==> flow/design.v <==
`timescale 1ns / 1ps
module rom_add(istr, pc, clk);
input [4:0] pc;
input clk;
output [15:0] istr;
reg  [15:0] istr;
always @ (posedge clk)
begin
case(pc)
5'b00000: istr = 16'b0000000000001010;
5'b00001: istr = 16'b1110000011010000;
5'b00010: istr = 16'b1110111110010000;
5'b00011: istr = 16'b0000000000010001;
5'b00100: istr = 16'b1110001100001000;
endcase
end
endmodule
* Reports on rom_add *
Tool output for the design above, in the order of the flow.
Line numbers count from 1 in the design file above.
Operators carry their Yosys type and port widths (W data, S select, Z words).
Library cell names are shortened.
The mark n/a stands for no value.

design
  top = rom_add
  clock = clk
  library = sky130hd
  timing corner = tt_025C_1v80

* Word level *
Source: Yosys, flattened and elaborated, memories not mapped. Widths are those after wreduce. Registers that Yosys merges into a memory's read port (data or address) are not register bits. Print and check cells do not count. Equal cells are merged and count once.

cells by class
  eq/ne operators = 4
  muxes and demuxes = 1
  reductions and logical operators = 2

operator list
  operator              number
  $pmux W16 S5          1
  $eq A5 B2 Y1 const B  2
  $eq A5 B1 Y1 const B  1
  $eq A5 B3 Y1 const B  1
  $logic_not A5 Y1      1
  $reduce_bool A5 Y1    1

word-level totals
  register bits = 16
  bits of input ports = 6
  output and inout bits = 16

* Depth *
Depth = most cells in a row (Yosys ltp): at word level without a register or memory, in the mapped netlist without a sequential cell, where the memories' decode and read muxes count.

depth
  word-level depth = 2
  ABC_AREA = 0
  depth in mapped cells = 3
  mapped depth without buffers = 2

* Netlist *
Yosys stat after the flow's synthesis: flattened, memories mapped to cells. It holds for the ABC_AREA given above (unset counts as 0); a run with the other value may have another netlist.
Totals and module areas in this step are rounded.

mapped netlist
  mapped cells = 40
  synthesis area = 485.5 um2
  flip-flop cells = 9
  buffers = 10

cell types
  cell type  number
  edfxtp_1   9
  buf_4      7
  nor3b_2    2
  xnor2_1    2
  nor2_1     4
  o21ai_0    3
  buf_6      1
  or3_4      1
  buf_2      2
  o211a_1    1
  xor2_1     1
  and2_1     1
  and3_1     1
  nor4_1     1
  or3_1      1
  nand3_1    1
  nor3_1     1
  conb_1     1

* Worst setup path after synthesis *
Source: OpenSTA report_checks on the synthesized netlist (no wires, ideal clock, input and output delay 20% of the period each), path of least setup slack; recovery checks are left aside. Register names are those of the netlist, which keeps one name where synthesis merged equal registers.

timing path post-synthesis
  kind = input to register
  from = in pc[0]
  to = reg istr[0]
  clock period = 1.42 ns
  time at the first pin = 0.284 ns
  arrival time = 0.949 ns
  slack = 0.134 ns
  delay of the path = 1.002 ns
  driving pins on the path = 3
  path buffers = 1
  period reached after synthesis = 1.286 ns

"delay of the path" = arrival - input delay + setup time.
"driving pins on the path" counts driving pins, that of a launching flip-flop among them; a cell with two outputs on the path counts twice.
"period reached after synthesis" = period - worst setup slack (recovery checks aside). The figure is calculated, with input and output delays left at 20% of the set period.
The rows between start and end are the longest chain of elaborated cells between them; the timing report does not say that the signal goes this way. Where chains are equally long, one stands for them.
A line is the first line of the expression or statement that the cell stems from. Yosys adds cells for indexed reads and writes and turns some case tables into memories.
At most two assigning lines are given for a register; there are more.
Only ways into the end's enable, where the timed path ends, are counted here.

between the ends, post-synthesis
  cell sequence = buf_2 -> o21ai_0 -> and2_1
  length of the longest elaborated chain = 2
  elaborated cells on any way between the ends = 6
  RTL lines with such cells = 1

ends and longest elaborated chain, post-synthesis
  element             line  source
  start, declared     3     input [4:0] pc;
  $eq A5 B3 Y1        9     case(pc)
  $reduce_bool A5 Y1  n/a
  end, assigned       10    5'b00000: istr = 16'b0000000000001010;
  end, assigned       11    5'b00001: istr = 16'b1110000011010000;
  end, declared       5     output [15:0] istr;

* Path in the finished layout *
From the final timing report of stored run 2: the path of least setup slack in the routed layout; clock arrival at registers is part of the times.

timing path after layout
  kind = register to output
  from = reg istr[4]
  to = out istr[4]
  clock period = 1.06 ns
  external output delay = 0.21 ns
  time at the first pin = 0.23 ns
  arrival time = 0.82 ns
  slack = 0.02 ns
  driving pins on the path = 2
  path buffers = 1

At most two assigning lines are given for a register; there are more.

between the ends, after layout
  cell sequence = edfxtp_1 -> clkdlybuf4s15_1
  length of the longest elaborated chain = 0
  elaborated cells on any way between the ends = 0
  RTL lines with such cells = 0

ends and longest elaborated chain, after layout
  element          line  source
  start, declared  5     output [15:0] istr;
  start, assigned  10    5'b00000: istr = 16'b0000000000001010;
  start, assigned  11    5'b00001: istr = 16'b1110000011010000;
  end, declared    5

Data sheet: physical implementation of rom_add

Top module rom_add; platform sky130hd; tools Yosys and OpenROAD; 2 stored runs in no particular order. Input and output delays are each 20% of the period that was set; the output load is 0.01 pF.
By "reached clock period" is meant the clock period of the run minus its worst setup slack. This is arithmetic on one report: input and output delays are still those of the set period (20% each).
"allowed time less slack (worst setup path)" means the part of the period allowed to the worst setup path (the constraints hold back 20% at inputs and 20% at outputs) less its slack; where the path has registers, the arrival times of their clocks count too.
"total power after layout": no workload was simulated; the value follows from the tool's default switching activity.
Values from the reports are rounded here.
Settings: n/a = not set for that run.
Among the results, n/a means that no value is shown for the run.

item                                                     stored run 1  stored run 2
period_ns                                                2.55          1.06
CORE_UTILIZATION                                         59            47
SETUP_SLACK_MARGIN                                       0.63          n/a
PLACE_DENSITY                                            0.63          n/a
CORE_ASPECT_RATIO                                        0.55          n/a
CORE_MARGIN                                              5             2
CELL_PAD_IN_SITES_GLOBAL_PLACEMENT                       0             n/a
CELL_PAD_IN_SITES_DETAIL_PLACEMENT                       2             0
GPL_ROUTABILITY_DRIVEN                                   0             n/a
SLEW_MARGIN                                              25            0
CAP_MARGIN                                               20            20
PLACE_DENSITY_LB_ADDON                                   n/a           0.21
HOLD_SLACK_MARGIN                                        n/a           0.2
TNS_END_PERCENT                                          n/a           35
MIN_ROUTING_LAYER                                        n/a           met1
summed negative setup slack (ns)                         n/a           0.000
total power after layout (W)                             n/a           0.0007494
post-route worst hold slack (ns)                         n/a           0.482
allowed time less slack (worst setup path) (ns)          n/a           0.82
class of the worst setup path                            n/a           register to output
chip area after synthesis (Yosys) (um2)                  n/a           485.5
area of the standard cells in the finished layout (um2)  n/a           634.4
reached clock period (ns)                                n/a           1.037
smallest setup slack (ns)                                n/a           0.023
post-route utilization                                   n/a           0.668
area of the die (um2)                                    n/a           1,306

Stored run 1: no final report: floorplanning broke off with PDN-0185
